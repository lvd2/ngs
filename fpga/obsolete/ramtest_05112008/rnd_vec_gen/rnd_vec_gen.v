==> flow/design.v <==
module rnd_vec_gen(
	clk,
	init,
	save,
	restore,
	next,
	out
);
parameter OUT_SIZE = 16;  
parameter LFSR_LENGTH   = 55;  
parameter LFSR_FEEDBACK = 24;  
	input clk;
	input init;  
	input save,restore,next;  
	reg init2;
	output  [OUT_SIZE-1:0] out;
	wire    [OUT_SIZE-1:0] out;
	reg [OUT_SIZE-1:0] rndbase_main  [0:LFSR_LENGTH-1];
	reg [OUT_SIZE-1:0] rndbase_store [0:LFSR_LENGTH-1];
	assign out = rndbase_main[0];
	always @(posedge clk)
	begin
		init2 <= init;
		if( init && !init2 )  
		begin
			rndbase_main[0][0] <= 1'b1;  
		end
		else if( init && init2 )  
		begin
			shift_lfsr;
		end
		else  
		begin
			if( restore )  
			begin
				integer i;
				for(i=0;i<LFSR_LENGTH;i=i+1)
					rndbase_main[i] <= rndbase_store[i];
			end
			else
			begin
				if( next )  
				begin
					shift_lfsr;
				end
				if( save )  
				begin
					integer j;
					for(j=0;j<LFSR_LENGTH;j=j+1)
						rndbase_store[j] <= rndbase_main[j];
				end
			end
		end
	end
	task shift_lfsr;
	begin
		reg [OUT_SIZE-1:0] sum;
		reg [LFSR_LENGTH-1:0] lsbs;
		integer i;
		for(i=0;i<LFSR_LENGTH;i=i+1)
			lsbs[i] = rndbase_main[i][0];
		sum = rndbase_main[LFSR_LENGTH-1] + rndbase_main[LFSR_FEEDBACK-1];
		for(i=1;i<LFSR_LENGTH;i=i+1)
			rndbase_main[i] <= rndbase_main[i-1];
		rndbase_main[0] <= { sum[OUT_SIZE-1:1], (|lsbs)?sum[0]:1'b1 };
	end
	endtask
endmodule
# --- Step by step through the tools: rnd_vec_gen ---
# What the tools print for rnd_vec_gen, step after step.
# Line numbers count from 1 in the design file above.
# Library cell names are shortened.
inputs:
  top_module: "rnd_vec_gen"
  clock: "clk"
  lib: "sky130hd"
  pvt_corner: "tt_025C_1v80"

# --- After elaboration ---
# Source: Yosys, flattened and elaborated. Widths are those after wreduce. Registers that Yosys merges into a memory's read port (data or address) are not register bits. Print and check cells do not count. Equal cells are merged and count once.
bits:
  clocked_rd_ports_x_width: 0
  n_memories: 0
  elab_cells: 292
  rom_bits: 0
  register_bits: 1761
  latchBits: 0
  ramBits: 0
op_classes:
  n_div: 0
  addsub: 1
  shifts: 0
  logic: 3
  mul: 0
  n_reduce_logical: 7
  cmp: 0
  muxes: 169
  equal: 0
op_table:
  columns: ["operator", "n"]
  rows:
  - ["16-bit 2-to-1 mux", 162]
  - ["55-bit OR reduction", 1]
  - ["15-bit 2-to-1 mux", 3]
  - ["16-bit adder", 1]
  - ["4-bit AND reduction", 1]
  - ["1-bit 2-to-1 mux", 4]
  - ["1-bit NOT", 3]
  - ["3-bit nonzero test", 1]
  - ["1-bit logical AND", 2]
  - ["2-bit AND reduction", 1]
  - ["1-bit logical NOT", 1]

# --- Longest topological paths ---
# Depth = most cells in a row (Yosys ltp): at word level without a register or memory, in the mapped netlist without a sequential cell, where the memories' decode and read muxes count.
depth:
  ltp_word: 5
  abc_area: 0
  ltp_mapped: 8
  depth_no_buf: 8

# --- Synthesis result ---
# Source: synth_stat.txt of the flow (Yosys; design flattened, memories mapped). It holds for the ABC_AREA given above (unset counts as 0); a run with the other value may have another netlist.
# The area totals of this step are shown rounded.
mapped:
  ffs: 1761
  yosys_area_um2: 64500
  buffers: 101
  cell_count: 2883
  seq_area_um2: 52900
types:
  columns: ["type", "n", "area_total_um2"]
  rows:
  - ["edfxtp_1", 1759, 5.28E+04]
  - ["mux2_1", 500, 5630.4]
  - ["mux2_2", 365, 4.11E+03]
  - ["buf_6", 55, 619.344]
  - ["buf_2", 43, 215.206]
  - ["ha_1", 15, 187.68]
  - ["o21ai_0", 18, 90.086]
  - ["nor4_1", 14, 87.584]
  - ["xor2_1", 9, 78.826]
  - ["a21oi_1", 15, 75.072]
  - ["nand2_1", 18, 67.565]
  - ["a21o_1", 6, 45.043]
  - ["dfxtp_1", 2, 40.038]
  - ["nor2_1", 9, 33.782]
  - ["nand4_1", 5, 31.28]
  - ["nor3_1", 6, 30.029]
  - ["a221oi_1", 3, 26.275]
  - ["xnor2_1", 3, 26.275]
# Not listed: further types 25, cells in them 38.

# --- Path before layout ---
# OpenSTA on the mapped netlist: ideal clock, no wires. The path of least setup slack (recovery checks aside). Input and output delay are each 20% of the period. Register names are those of the netlist, which keeps one name where synthesis merged equal registers.
synth_timing:
  path_kind: "input -> register"
  startpoint: "input port restore"
  endpoint: "register rndbase_store[0][0]"
  setup_time_ps: 3405
  in_delay_ps: 17280
  tclk_ps: 86400
  path_delay_ps: 66737
  arrival_ps: 80612
  required_ps: 82995
  driving_pins: 1
  slack_ps: 2383
  period_less_setup_slack_ps: 84017
# "path_delay_ps" is the arrival time less input delay plus setup time.
# "driving_pins" counts driving pins, that of a launching flip-flop among them; a cell with two outputs on the path counts twice.
# "period_less_setup_slack_ps" is the clock period less the worst setup slack; recovery checks do not enter. This is arithmetic on one report: input and output delays are still those of the set period (20% each).
# Between the ends stands the longest chain of elaborated cells between them, by number of cells; it is not shown to be the way that was timed. Of several equally long chains one is given.
# Each line given opens the expression or statement behind the cell; cells for indexed reads and writes are added by Yosys, which also makes memories of some case tables.
synth_via:
  cell_sequence: "nor3b_1"
  elab_chain_cells: 2
  cells_between: 2
  lines_between: 0
  cone_classes: "logic: 1; reduce/logical: 1"
synth_rtl:
  columns: ["element", "line_no", "rtl"]
  rows:
  - ["start: declaration", 14, "input save,restore,next;"]
  - ["1-bit NOT", null, null]
  - ["4-bit AND reduction", null, null]
  - ["end: assignment", 50, "rndbase_store[j] <= rndbase_main[j];"]
  - ["end: declaration", 19, "reg [OUT_SIZE-1:0] rndbase_store [0:LFSR_LENGTH-1];"]

# --- Path in the finished layout ---
# From the final timing report of job 1: the path of least setup slack in the routed layout; clock arrival at registers is part of the times.
# The path's times are printed in steps of 10 ps; the period is the one set.
layout_timing:
  path_kind: "input -> register"
  startpoint: "input port init"
  endpoint: "register rndbase_main[6][9]"
  slack_ps: 62330
  setup_time_ps: 370
  required_ps: 85500
  arrival_ps: 23170
  driving_pins: 9
  tclk_ps: 85100
  in_delay_ps: 17020
# Between the ends stands the longest chain of elaborated cells between them, by number of cells; it is not shown to be the way that was timed. Of several equally long chains one is given.
# Only ways into the end's enable, where the timed path ends, are counted here.
layout_via:
  cell_sequence: "clkdlybuf4s50_1 -> nor2b_1 -> nor2_4 -> buf_4 -> buf_4 -> buf_6 -> buf_4 -> buf_4 -> buf_4"
  elab_chain_cells: 3
  cells_between: 5
  lines_between: 2
  cone_classes: "logic: 1; reduce/logical: 4"
layout_rtl:
  columns: ["element", "line_no", "rtl"]
  rows:
  - ["start: declaration", 13, "input init;"]
  - ["1-bit logical AND", 28, "else if( init && init2 )"]
  - ["3-bit nonzero test", null, null]
  - ["2-bit AND reduction", null, null]
  - ["end: assignment", 38, "rndbase_main[i] <= rndbase_store[i];"]
  - ["end: declaration", 18, "reg [OUT_SIZE-1:0] rndbase_main [0:LFSR_LENGTH-1];"]

FLOW RESULTS
============

Measured results for rnd_vec_gen: 2 stored runs of the Yosys and OpenROAD flow on sky130hd. The settings differ; the order carries no meaning. The constraints put input and output delay at 20% of the set period each and load the outputs with 0.01 pF.
"achieved_clock_period_ps" is the run's clock period less its worst setup slack. It is reckoned from that one timing run; input and output delays stay at 20% of the period that was set.
"worst_path_time_ps" is the time allowed to the run's worst setup path (the clock period less input and output delay, where it has them) less its slack. Clock arrival times count: a late capture clock shortens it, a late launch clock lengthens it.
"design_power_uw": no workload was simulated; the value follows from the tool's default switching activity.
"worst_path_time_ps" is known to 10 ps.
Values from the reports are rounded here.

--- job 1 ---
==> flow/run.sh <==
#!/bin/bash
# the make line also repeats the synthesis and layout settings of config.mk as NAME=value (left out here)
make -C /OpenROAD-flow-scripts/flow DESIGN_CONFIG=/design/flow/config.mk WORK_HOME=/design/flow/orfs CLKGATE_MAP_FILE= finish
==> flow/config.mk <==
export PLATFORM = sky130hd
export DESIGN_NAME = rnd_vec_gen
export DESIGN_NICKNAME = rnd_vec_gen
export VERILOG_FILES = /design/flow/design.v
export SDC_FILE = /design/flow/constraint.sdc
export NUM_CORES = 4
export LEC_CHECK = 0
export CAP_MARGIN = 20
export CORE_MARGIN = 2
export CORE_UTILIZATION = 40
export SETUP_SLACK_MARGIN = -0.22
export SLEW_MARGIN = 20
==> flow/constraint.sdc <==
create_clock -name core_clock -period 85.1 [get_ports {clk}]
set_input_delay 17.0200 -clock core_clock [delete_from_list [all_inputs] [get_ports {clk}]]
set_output_delay 17.0200 -clock core_clock [all_outputs]
set_load 0.01 [all_outputs]

==> results, as YAML <==
results:
  worst_path_time_ps: 5750
  critical_path_kind: "input -> register"
  fin_tns_ps: 0
  design_power_uw: 1930
  setup_worst_slack_ps: 62300
  final_cell_area_um2: 72500
  achieved_clock_period_ps: 22767
  ws_hold_ps: 418
  finish.utilization_pct: 45.2
  die_um2: 165000
  synthesis_area_um2: 64500

--- job 2 ---
==> flow/run.sh <==
#!/bin/bash
# the make line also repeats the synthesis and layout settings of config.mk as NAME=value (left out here)
make -C /OpenROAD-flow-scripts/flow DESIGN_CONFIG=/design/flow/config.mk WORK_HOME=/design/flow/orfs CLKGATE_MAP_FILE= finish
==> flow/config.mk <==
export PLATFORM = sky130hd
export DESIGN_NAME = rnd_vec_gen
export DESIGN_NICKNAME = rnd_vec_gen
export VERILOG_FILES = /design/flow/design.v
export SDC_FILE = /design/flow/constraint.sdc
export NUM_CORES = 4
export LEC_CHECK = 0
export CAP_MARGIN = 20
export CORE_MARGIN = 3
export CORE_UTILIZATION = 46
export CTS_CLUSTER_SIZE = 56
export GPL_ROUTABILITY_DRIVEN = 1
export GPL_TIMING_DRIVEN = 0
export HOLD_SLACK_MARGIN = 0.16
export MAX_ROUTING_LAYER = met4
export MIN_ROUTING_LAYER = met2
export SETUP_SLACK_MARGIN = 5.0
export SLEW_MARGIN = 20
export TNS_END_PERCENT = 90
==> flow/constraint.sdc <==
create_clock -name core_clock -period 61.6 [get_ports {clk}]
set_input_delay 12.3200 -clock core_clock [delete_from_list [all_inputs] [get_ports {clk}]]
set_output_delay 12.3200 -clock core_clock [all_outputs]
set_load 0.01 [all_outputs]

==> results, as YAML <==
results:
  final_cell_area_um2: 74500
  achieved_clock_period_ps: 15297
  finish.utilization_pct: 53.8
  synthesis_area_um2: 64500
  setup_worst_slack_ps: 46300
  worst_path_time_ps: 2980
  critical_path_kind: "input -> register"
  ws_hold_ps: 431
  fin_tns_ps: 0
  design_power_uw: 2710
  die_um2: 145000
