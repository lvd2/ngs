==> flow/design.v <==
module rom
(
	input  wire clk,
	input  wire rst_n,
	input  wire        wr_addr,
	input  wire        wr_data,
	input  wire        rd_data,
	input  wire [ 7:0] wr_buffer,
	output reg  [ 7:0] rd_buffer,
	input  wire        autoinc_ena,
	output wire [18:0] rom_a,
	inout  wire [ 7:0] rom_d,
	output reg         rom_cs_n,
	output reg         rom_oe_n,
	output reg         rom_we_n
);
	reg  [7:0] wrdata;
	wire [7:0] rddata;
	reg        enadata;
	reg [18:0] addr;
	reg [18:0] next_addr;
	reg        enaaddr;
	reg [2:0] addr_phase;
	reg       rnw;
	reg [6:0] rw_phase;
	assign rom_d  = enadata ? wrdata : 8'bZZZZ_ZZZZ;
	assign rddata = rom_d;
	assign rom_a = enaaddr ? addr : {19{1'bZ}};
	always @(posedge clk, negedge rst_n)
	if( !rst_n )
		enaaddr <= 1'b0;
	else
		enaaddr <= 1'b1;
	always @(posedge clk, negedge rst_n)
	if( !rst_n )
	begin
		addr_phase <= 3'b001;
	end
	else
	case( {wr_addr, wr_data, rd_data} )
		3'b100:        addr_phase <= {addr_phase[1:0], addr_phase[2] };
		3'b010,3'b001: addr_phase <= 3'b001;
		default:       addr_phase <= addr_phase;
	endcase
	always @(posedge clk, negedge rst_n)
	if( !rst_n )
	begin
		next_addr <= 19'd0;
	end
	else
	case( {wr_addr, wr_data, rd_data} )
		3'b100: begin
			next_addr[ 7:0 ] <= addr_phase[0] ? wr_buffer[7:0] : next_addr[ 7:0 ];
			next_addr[15:8 ] <= addr_phase[1] ? wr_buffer[7:0] : next_addr[15:8 ];
			next_addr[18:16] <= addr_phase[2] ? wr_buffer[2:0] : next_addr[18:16];
		end
		3'b010, 3'b001: if( autoinc_ena ) next_addr <= next_addr + 19'd1;
		default:        next_addr <= next_addr;
	endcase
	always @(posedge clk)
	if( wr_data || rd_data )
		addr <= next_addr;
	always @(posedge clk, negedge rst_n)
	if( !rst_n )
	begin
		rw_phase <= 'd0;
		rnw      <= 1'b1;
	end
	else if( rd_data || wr_data )
	begin
		rw_phase <= 'd1;
		rnw      <= rd_data;
	end
	else
	begin
		rw_phase <= rw_phase<<1;
	end
	always @(posedge clk, negedge rst_n)
	if( !rst_n )
	begin
		enadata <= 1'b0;
	end
	else if( rw_phase[0] )
	begin
		enadata <= !rnw;
	end
	else if( rw_phase[6] )
	begin
		enadata <= 1'b0;
	end
	always @(posedge clk, negedge rst_n)
	if( !rst_n )
	begin
		rom_cs_n <= 1'b1;
		rom_oe_n <= 1'b1;
		rom_we_n <= 1'b1;
	end
	else if( rw_phase[1] )
	begin
		rom_cs_n <= 1'b0;
		rom_oe_n <= !rnw;
		rom_we_n <=  rnw;
	end
	else if( rw_phase[6] )
	begin
		rom_cs_n <= 1'b1;
		rom_oe_n <= 1'b1;
		rom_we_n <= 1'b1;
	end
	always @(posedge clk)
	if( wr_data )
		wrdata <= wr_buffer;
	always @(posedge clk)
	if( rw_phase[6] && rnw )
		rd_buffer <= rddata;
endmodule
Reports on rom --
Tool output for the design above, in the order of the flow. Line numbers count from 1 in the design file above. Cell names lack the library's common part. The mark n/a stands for no value.
Inputs: top rom, clock port clk, cell library sky130hd, corner tt_025C_1v80

Word level --
Source: Yosys, flattened and elaborated, memories not mapped. Widths are those after wreduce. Registers that Yosys merges into a memory's read port (data or address) are not register bits. Print and check cells do not count. Equal cells are merged and count once.
Word-level totals: elaborated cells 51, input bits 14, bits in registers 70, output and inout bits 38
Cells by class: reductions and logical operators 10, equal/unequal tests 7, muxes and demuxes 19, $add $sub $neg 1
Operator list (number):
- 2-to-1 mux 8 bit | 5
- parallel mux 8 bit (select 2 bit) | 2
- adder 19 x 1 -> 19 bit with constant B | 1
- 2-to-1 mux 19 bit | 1
- parallel mux 3 bit (select 2 bit) | 2
- AND reduction 3 bit | 3
- inequality test 2 bit with constant B | 4
- 2-to-1 mux 7 bit | 1
- nonzero test 2 bit | 3
- 2-to-1 mux 3 bit | 2
- 2-to-1 mux 1 bit | 6
- equality test 3 x 1 -> 1 bit with constant B | 1
- equality test 3 x 2 -> 1 bit with constant B | 1
- equality test 3 bit with constant B | 1
- OR reduction 2 bit | 1
- logical AND 1 bit | 1
- logical OR 1 bit | 1
- logical NOT 1 bit | 1

Logic depth --
Yosys ltp: most cells in a row. Word level: on the elaborated netlist, between registers, memories and ports. Mapped: between sequential cells and ports; inverters and the memories' decode and read muxes count.
Depth: depth after elaboration 4, ABC_AREA 0, depth in mapped cells 7, mapped depth without buffers 5

After synthesis --
Yosys stat after the flow's synthesis: flattened, memories mapped to cells. It holds for the ABC_AREA given above (unset counts as 0); a run with the other value may have another netlist.
Cells by type:
- edfxtp_1 | number 35, area in all 1.05E+03 um^2
- dfrtp_1 | number 28, area in all 700.672 um^2
- dfstp_2 | number 5, area in all 131.376 um^2
- o22a_1 | number 13, area in all 113.859 um^2
- a21oi_1 | number 18, area in all 90.086 um^2
- and2_1 | number 8, area in all 50.048 um^2
- a22oi_1 | number 6, area in all 45.043 um^2
- nand2_1 | number 12, area in all 45.043 um^2
- a31oi_1 | number 7, area in all 43.792 um^2
- nand3_1 | number 8, area in all 40.038 um^2
- nor4bb_1 | number 4, area in all 40.038 um^2
- nand4_1 | number 6, area in all 37.536 um^2
- a41oi_1 | number 4, area in all 35.034 um^2
- buf_2 | number 7, area in all 35.034 um^2
- nor4_1 | number 5, area in all 31.28 um^2
- nor2_1 | number 8, area in all 30.029 um^2
- inv_1 | number 7, area in all 26.275 um^2
- and3_1 | number 4, area in all 25.024 um^2
Not listed: further types 30, cells in them 49.
Mapped netlist: standard cells after synthesis 234, buffers 13, flip-flop cells 68, area of sequential cells 1883.1 um^2, chip area (Yosys) 2949.1 um^2

Timing after synthesis --
Source: OpenSTA report_checks on the synthesized netlist (no wires, ideal clock, input and output delay 20% of the period each), path of least setup slack; recovery checks are left aside. Register names are those of the netlist, which keeps one name where synthesis merged equal registers.
Timing path post-synthesis: path kind flip-flop to flip-flop, from reg next_addr[0], to reg next_addr[16], launch time at the first pin 0 ps, path delay 1896 ps, setup slack 554 ps, library setup time 87 ps, buffers on the path 0, arrival time 1809 ps, stages 6, clock period 2450 ps, data required time 2363 ps, period reached after synthesis 1896 ps
"path delay" is the arrival time less input delay plus setup time. "stages": output pins that drive a net of the path, with the launching flip-flop's if there is one; two outputs of one cell count as two. "period reached after synthesis" is the clock period less the worst setup slack; recovery checks do not enter. This is arithmetic on one report: input and output delays are still those of the set period (20% each). Between the ends stands the longest chain of elaborated cells between them, by number of cells; it is not shown to be the way that was timed. Of several equally long chains one is given. A line is the first line of the expression or statement that the cell stems from. Yosys adds cells for indexed reads and writes and turns some case tables into memories. A register here has more assigning lines than the two given.
Between the ends, post-synthesis: cells stage by stage dfrtp_1 > ha_1 > nand3_4 > or4_4 > o41a_1 > o211ai_1, cells in the longest elaborated chain 3, elaborated cells on any way between the ends 3, source lines of those cells 2, those cells by class add/sub: 1; mux: 2
Ends and longest elaborated chain, post-synthesis:
- from (decl) | RTL line 21 | reg [18:0] next_addr;
- from (assign) | RTL line 53 | next_addr[ 7:0 ] <= addr_phase[0] ? wr_buffer[7:0] : next_addr[ 7:0 ];
- from (assign) | RTL line 57 | 3'b010, 3'b001: if( autoinc_ena ) next_addr <= next_addr + 19'd1;
- adder 19 x 1 -> 19 bit | RTL line 57
- 2-to-1 mux 3 bit | RTL line 57
- parallel mux 3 bit (select 2 bit) | RTL line 51 | case( {wr_addr, wr_data, rd_data} )
- to (assign) | RTL line 55 | next_addr[18:16] <= addr_phase[2] ? wr_buffer[2:0] : next_addr[18:16];
- to (assign) | RTL line 57
- to (decl) | RTL line 21

Path in the finished layout --
Path of least setup slack in the final report of run 1 (OpenROAD, finished layout, wires in). Where an end is a register, its clock arrival counts in the times. The report prints the path's times to 10 ps; the period is as set.
Timing path post-layout: path kind input port to flip-flop, from in wr_addr, to reg next_addr[12], input delay 610 ps, clock period 3050 ps, setup slack 790 ps, launch time at the first pin 610 ps, arrival time 2530 ps, library setup time 60 ps, data required time 3330 ps, buffers on the path 2, stages 6
Between the ends stands the longest chain of elaborated cells between them, by number of cells; it is not shown to be the way that was timed. Of several equally long chains one is given. A register here has more assigning lines than the two given.
Between the ends, post-layout: cells stage by stage clkdlybuf4s50_1 > nor3b_1 > a211oi_2 > buf_4 > o21bai_1 > o2bb2a_1, cells in the longest elaborated chain 4, elaborated cells on any way between the ends 9, those cells by class eq/ne: 5; mux: 1; reduce/logical: 3
Ends and longest elaborated chain, post-layout:
- from (decl) | RTL line 5 | input wire wr_addr,
- equality test 3 x 2 -> 1 bit | RTL line 51 | case( {wr_addr, wr_data, rd_data} )
- OR reduction 2 bit | RTL line 51
- inequality test 2 bit
- AND reduction 3 bit
- to (assign) | RTL line 54 | next_addr[15:8 ] <= addr_phase[1] ? wr_buffer[7:0] : next_addr[15:8 ];
- to (assign) | RTL line 57 | 3'b010, 3'b001: if( autoinc_ena ) next_addr <= next_addr + 19'd1;
- to (decl) | RTL line 21 | reg [18:0] next_addr;

Ticket comment

rom through Yosys and OpenROAD on sky130hd: 2 stored runs, unordered, with their settings and measured results. The constraints put input and output delay at 20% of the set period each and load the outputs with 0.01 pF.
By "achieved clock period" is meant the clock period of the run minus its worst setup slack. This is arithmetic on one report: input and output delays are still those of the set period (20% each).
"total design power": no workload was simulated; the value follows from the tool's default switching activity.

* Run 1 | settings: period_ns 3.05; CORE_UTILIZATION 49; SETUP_SLACK_MARGIN 0.41; PLACE_DENSITY_LB_ADDON 0.26; HOLD_SLACK_MARGIN 0.25; CORE_ASPECT_RATIO 0.72; ABC_AREA 0; GPL_TIMING_DRIVEN 1; CAP_MARGIN 20; SLEW_MARGIN 20; MAX_ROUTING_LAYER met5; CORE_MARGIN 2 | results: chip area after synthesis (Yosys) 2,949.1 um^2; die outline area 6,663.1 um^2; post-layout utilization 64.8%; lowest setup slack 791 ps; worst hold slack in the final report 360 ps; total design power 0.002608 W; achieved clock period 2,259 ps
* Run 2 | settings: period_ns 3.31; CAP_MARGIN 20; CORE_MARGIN 2; CORE_UTILIZATION 40; SLEW_MARGIN 20 | results: chip area after synthesis (Yosys) 2,949.1 um^2; die outline area 8,075.7 um^2; post-layout utilization 50.5%; lowest setup slack 706 ps; worst hold slack in the final report 417 ps; total design power 0.002237 W; achieved clock period 2,604 ps
