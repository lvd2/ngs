==> flow/design.v <==
module chan_ctrl
(
	input  wire clk,  
	input  wire rst_n,
	output reg  [ 6:0] rd_addr,
	input  wire [31:0] rd_data,
	output reg  [ 6:0] wr_addr,
	output wire [31:0] wr_data,
	output reg         wr_stb,
	input  wire        sync_stb,
	input  wire [31:0] ch_enas,
	output reg  [ 7:0] out_data, 
	output reg         out_stb_addr,  
	output reg         out_stb_mix    
);
	reg [ 5:0] curr_ch;  
	wire       stop = curr_ch[5];
	reg [3:0] st;
	reg [3:0] next_st;
	wire ch_ena = ch_enas[curr_ch[4:0]];
	reg [31:0] offset;
	reg        off_cy;  
	reg oversize;
	reg [5:0] vol_left;
	reg [5:0] vol_right;
	reg loopena;
	reg surround;
	reg [21:0] base;
	reg [1:0] addr_emit;
	localparam ST_BEGIN     = 4'd0;
	localparam ST_GETOFFS   = 4'd1;  
	localparam ST_GETADDVOL = 4'd2;  
	localparam ST_GETSIZE   = 4'd3;  
	localparam ST_GETLOOP   = 4'd4;  
	localparam ST_SAVEOFFS  = 4'd5;
	localparam ST_NEXT = 4'd14;
	localparam ST_WAIT = 4'd15;
	always @(posedge clk)
	     if( st==ST_WAIT )
		curr_ch[5:0] <= 6'd0;
	else if( st==ST_NEXT )
		curr_ch[5:0] <= curr_ch[5:0] + 6'd1;
	always @(posedge clk, negedge rst_n)
	if( !rst_n )
		st <= ST_WAIT;
	else
		st <= next_st;
	always @*
	case( st )
	ST_BEGIN:
	if( stop )
		next_st = ST_WAIT;
	else if( !ch_ena )
		next_st = ST_NEXT;
	else
		next_st = ST_GETOFFS;
	ST_GETOFFS:
		next_st = ST_GETADDVOL;
	ST_GETADDVOL:
		next_st = ST_GETSIZE;
	ST_GETSIZE:
		next_st = ST_GETLOOP;
	ST_GETLOOP:
		next_st = ST_SAVEOFFS;
	ST_SAVEOFFS:
		next_st = ST_NEXT;
	ST_NEXT:
		next_st = ST_BEGIN;
	ST_WAIT:
	if( sync_stb )
		next_st = ST_BEGIN;
	else
		next_st = ST_WAIT;
	default: next_st = ST_WAIT;
	endcase
	always @*
		rd_addr[6:2] <= curr_ch[4:0];
	always @*
		wr_addr[6:2] <= curr_ch[4:0];
	always @(posedge clk)
		wr_addr[1:0] <= 2'd0;
	always @(posedge clk)
	if( st==ST_NEXT || st==ST_WAIT )
	begin
		rd_addr[1:0] <= 2'd0;
	end
	else if( st==ST_BEGIN || st==ST_GETOFFS || st==ST_GETADDVOL )
	begin
		rd_addr[1:0] <= rd_addr[1:0] + 2'd1;
	end
	always @(posedge clk)
	if( st==ST_GETOFFS )
		offset <= rd_data;
	else if( st==ST_GETADDVOL )
		{off_cy, offset} <= {1'b0, offset} + {1'b0, 14'd0, rd_data[31:14]};
	else if( st==ST_GETLOOP )
		offset[31:12] <= oversize ? (offset[31:12]+rd_data[27:8]) : offset[31:12];  
	always @(posedge clk)
	if( st==ST_GETSIZE )
		oversize <= ( {off_cy,offset[31:12]} >= {1'b0, rd_data[27:8]} );
	always @(posedge clk)
		wr_stb <= st==ST_SAVEOFFS;
	assign wr_data = offset;
	always @(posedge clk)
	if( st==ST_GETADDVOL )
	begin
		vol_left  <= rd_data[11:6];
		vol_right <= rd_data[ 5:0];
		loopena  <= rd_data[13];
		surround <= rd_data[12];
	end
	always @(posedge clk)
	if( st==ST_GETSIZE )
		base[15:8] <= rd_data[7:0];
	else if( st==ST_GETLOOP )
		base[21:16] <= rd_data[5:0];
	else if( st==ST_SAVEOFFS )
	begin
		base[7:0] <= offset[19:12];
		base[21:8] <= base[21:8] + {2'd0,offset[31:20]};
	end
	always @(posedge clk, negedge rst_n)
	if( !rst_n )
		addr_emit <= 2'd0;
	else
		addr_emit[1:0] <= {addr_emit[0], st==ST_NEXT};
	always @(posedge clk)
	     if( st==ST_GETSIZE )
		out_data <= offset[11:4];
	else if( st==ST_GETLOOP )
		out_data <= {2'd0, vol_left[5:0]};
	else if( st==ST_SAVEOFFS )
		out_data <= {2'd0, vol_right[5:0] ^ {6{surround}}};
	else if( st==ST_NEXT )
		out_data <= {2'd0, base[21:16]};
	else if( addr_emit[0] )
		out_data <= base[15:8];
	else
		out_data <= base[7:0];
	always @(posedge clk, negedge rst_n)
	if( !rst_n )
		out_stb_mix <= 1'b0;
	else
		out_stb_mix <= (st==ST_GETSIZE)  ||
		               (st==ST_GETLOOP)  ||
		               (st==ST_SAVEOFFS) ;
	always @(posedge clk, negedge rst_n)
	if( !rst_n )
		out_stb_addr <= 1'b0;
	else
		out_stb_addr <= (st==ST_NEXT) || addr_emit;
endmodule
Step by step through the tools: chan_ctrl
What the tools print for chan_ctrl, step after step.
Lines are those of the file above, counted from 1.
Cell names lack the library's common part.
The mark - stands for no value.

set-up
  top module = chan_ctrl
  clock port = clk
  library = sky130hd
  timing corner = tt_025C_1v80

After elaboration
Yosys after proc, flatten, opt, wreduce and memory -nomap, before mapping. Memory bits, and registers merged into a memory's read port (data or address), are not among the register bits. Print and check cells are not counted. Equal cells are merged and count once.

cells by class
  multiply operators = 0
  order comparisons = 1
  bitwise operators = 4
  equality and inequality tests = 8
  shift operators = 1
  multiplexer cells = 20
  reduce/logical cells = 17
  add/sub/neg operators = 5
  div/mod/pow operators = 0

operators by type and width
  operator                                                                  number
  20-bit two-way mux                                                        4
  8-bit two-way mux                                                         8
  32-bit by 18-bit adder with 33-bit output                                 1
  32-bit by 5-bit indexed select with 1-bit output                          1
  4-bit case mux with 8-bit select                                          1
  12-bit two-way mux                                                        2
  21-bit by 20-bit >= comparator with 1-bit output                          1
  20-bit adder                                                              1
  14-bit by 12-bit adder with 14-bit output                                 1
  6-bit two-way mux                                                         2
  4-bit two-way mux                                                         3
  2-bit AND reduction                                                       4
  4-bit by 2-bit equality test with 1-bit output (second input constant)    2
  4-bit by 3-bit equality test with 1-bit output (second input constant)    2
  4-bit equality test (second input constant)                               2
  2-bit nonzero test                                                        3
  3-bit nonzero test                                                        2
  6-bit by 1-bit adder with 6-bit output (second input constant)            1
  6-bit bitwise XOR                                                         1
  1-bit logical OR                                                          5
  4-bit by 1-bit equality test with 1-bit output (second input constant)    1
  4-bit zero test                                                           1
  1-bit NOT                                                                 3
  3-bit AND reduction                                                       1
  1-bit by 2-bit logical OR with 1-bit output                               1
  2-bit by 1-bit adder with 2-bit output (second input constant)            1
  2-bit by 1-bit inequality test with 1-bit output (second input constant)  1

storage and ports
  memory cells = 0
  bits in read-only memories = 0
  elaborated cells = 74
  output and inout bits = 57
  latch bits = 0
  register bits after elaboration = 94
  word width x clocked read ports = 0
  bits of input ports = 67
  RAM bits = 0

Logic depth
Depth = most cells in a row (Yosys ltp): at word level without a register or memory, in the mapped netlist without a sequential cell, where the memories' decode and read muxes count.

depth
  word-level depth = 5
  ABC_AREA = 0
  gate-level depth with buffers = 10
  mapped depth without buffers = 10

Synthesis result
The flow's flattened synthesis, as Yosys stat reports it; memories are mapped. The netlist is that of the ABC_AREA named above (0 if unset); the other value can give another one.

synthesis totals
  sequential area = 2713.9 µm²
  flip-flops = 98
  cell count = 797
  buffer cells = 43
  chip area (Yosys) = 7587.3 µm²

cell types
  type      number  total area (µm²)
  edfxtp_1  69      2.07E+03
  ha_1      70      875.84
  dfxtp_1   17      340.326
  dfrtp_1   11      275.264
  xnor2_1   29      253.994
  a21oi_1   50      250.24
  o21ai_0   49      245.235
  xor2_1    26      227.718
  a211oi_1  30      225.216
  mux4_2    10      225.216
  nand2_1   56      210.202
  nor2_1    55      206.448
  inv_1     52      195.187
  mux2i_1   15      150.144
  a21o_1    17      127.622
  clkbuf_1  28      105.101
  and3_1    13      81.328
  nor3_1    16      80.077

Not listed: further types 55, cells in them 184.

Timing after synthesis
OpenSTA on the mapped netlist: ideal clock, no wires. The path of least setup slack (recovery checks aside). Input and output delay are each 20% of the period. Register names are those of the netlist, which keeps one name where synthesis merged equal registers.

timing path post-synthesis
  path type = input to register
  from = in rd_data[14]
  to = reg offset[26]
  time at the first pin = 0.702 ns
  required time = 3.330 ns
  path buffers = 0
  stages on the path = 9
  delay of the path = 2.290 ns
  arrival time = 2.812 ns
  external input delay = 0.702 ns
  clock period = 3.51 ns
  setup slack = 0.518 ns
  setup time = 0.180 ns
  synthesis period reached = 2.992 ns

"delay of the path" = arrival - input delay + setup time.
"stages on the path": output pins that drive a net of the path, with the launching flip-flop's if there is one; two outputs of one cell count as two.
"synthesis period reached" is the clock period less the worst setup slack; recovery checks do not enter. This is arithmetic on one report: input and output delays are still those of the set period (20% each).
The rows between start and end are the longest chain of elaborated cells between them; the timing report does not say that the signal goes this way. Where chains are equally long, one stands for them.
Each line given opens the expression or statement behind the cell; cells for indexed reads and writes are added by Yosys, which also makes memories of some case tables.

on the way, post-synthesis
  cell sequence = ha_1 fa_1 a21o_1 a221oi_1 nor3_2 o21ai_1 a211oi_1 xnor2_1 a221oi_1
  cells in the longest elaborated chain = 5
  elaborated cells on any way between the ends = 6
  RTL lines with such cells = 5
  those cells by class = add/sub: 2; mux: 4

RTL lines, path post-synthesis
  element             line  RTL
  start, declared     6     input wire [31:0] rd_data,
  20-bit adder        97    offset[31:12] <= oversize ? (offset[31:12]+rd_data[27:8]) : offset[31:12];
  20-bit two-way mux  97
  20-bit two-way mux  96    else if( st==ST_GETLOOP )
  20-bit two-way mux  94    else if( st==ST_GETADDVOL )
  20-bit two-way mux  92    if( st==ST_GETOFFS )
  end, assigned       93    offset <= rd_data;
  end, assigned       97
  end, declared       21    reg [31:0] offset;

Timing after layout
Path of least setup slack in the final report of run B (OpenROAD, finished layout, wires in). Where an end is a register, its clock arrival counts in the times.

timing path post-layout
  path type = input to register
  from = in rd_data[14]
  to = reg offset[30]
  path buffers = 1
  stages on the path = 10
  time at the first pin = 0.90 ns
  required time = 4.69 ns
  clock period = 4.52 ns
  setup time = 0.18 ns
  external input delay = 0.90 ns
  setup slack = 0.68 ns
  arrival time = 4.02 ns

The rows between start and end are the longest chain of elaborated cells between them; the timing report does not say that the signal goes this way. Where chains are equally long, one stands for them.

on the way, post-layout
  cell sequence = clkdlybuf4s50_1 ha_1 fa_1 a21o_1 a221oi_1 nor3_2 o21ai_1 a211oi_1 xnor2_1 a221oi_1
  cells in the longest elaborated chain = 5
  elaborated cells on any way between the ends = 6
  RTL lines with such cells = 5
  those cells by class = add/sub: 2; mux: 4

RTL lines, path post-layout
  element             line  RTL
  start, declared     6     input wire [31:0] rd_data,
  20-bit adder        97    offset[31:12] <= oversize ? (offset[31:12]+rd_data[27:8]) : offset[31:12];
  20-bit two-way mux  97
  20-bit two-way mux  96    else if( st==ST_GETLOOP )
  20-bit two-way mux  94    else if( st==ST_GETADDVOL )
  20-bit two-way mux  92    if( st==ST_GETOFFS )
  end, assigned       93    offset <= rd_data;
  end, assigned       97
  end, declared       21    reg [31:0] offset;

Wiki page: chan_ctrl / flow data

Flow measurements of chan_ctrl on sky130hd: 2 stored runs with different settings, listed in no order. Input and output delays are each 20% of the period that was set; the output load is 0.01 pF.
By "achieved clock period (ns)" is meant the clock period of the run minus its worst setup slack. This is arithmetic on one report: input and output delays are still those of the set period (20% each).
"worst setup path time (ns)": the worst setup path's part of the clock period (all of it between registers, 20% less for each end at a port) less its slack. A launch clock that arrives late makes it longer, a capture clock that arrives late makes it shorter.
"finish__power__total" is the tool's figure for a default switching activity; nothing was simulated.

settings of run A
{
  "period_ns": 4.88,
  "CORE_UTILIZATION": 71,
  "SETUP_SLACK_MARGIN": 0.07,
  "PLACE_DENSITY": 0.39,
  "CORE_ASPECT_RATIO": 0.96,
  "CORE_MARGIN": 10,
  "CELL_PAD_IN_SITES_GLOBAL_PLACEMENT": 1,
  "CELL_PAD_IN_SITES_DETAIL_PLACEMENT": 1,
  "GPL_TIMING_DRIVEN": 0,
  "MAX_ROUTING_LAYER": "met5",
  "CAP_MARGIN": 20,
  "SLEW_MARGIN": 20
}
report of run A: did not finish, place, GPL-0301

settings of run B
{
  "period_ns": 4.52,
  "CORE_UTILIZATION": 16,
  "SETUP_SLACK_MARGIN": -0.26,
  "PLACE_DENSITY_LB_ADDON": 0.21,
  "CORE_ASPECT_RATIO": 0.99,
  "GPL_ROUTABILITY_DRIVEN": 0,
  "CTS_CLUSTER_SIZE": 99,
  "CTS_CLUSTER_DIAMETER": 382,
  "CAP_MARGIN": 15,
  "MAX_ROUTING_LAYER": "met5",
  "CORE_MARGIN": 2,
  "SLEW_MARGIN": 20
}
report of run B
yosys chip area after synthesis (um^2): 7587.3
finish__design__die__area: 49178.5
finish__design__instance__area__stdcell: 9785.6
finish__design__instance__utilization: 0.2084
finish__timing__setup__ws: 0.679
finish__timing__setup__tns: 0.000
finish__timing__hold__ws: 0.433
finish__power__total: 7.604e-03
achieved clock period (ns): 3.841
worst setup path time (ns): 2.94
worst setup path kind: input to register
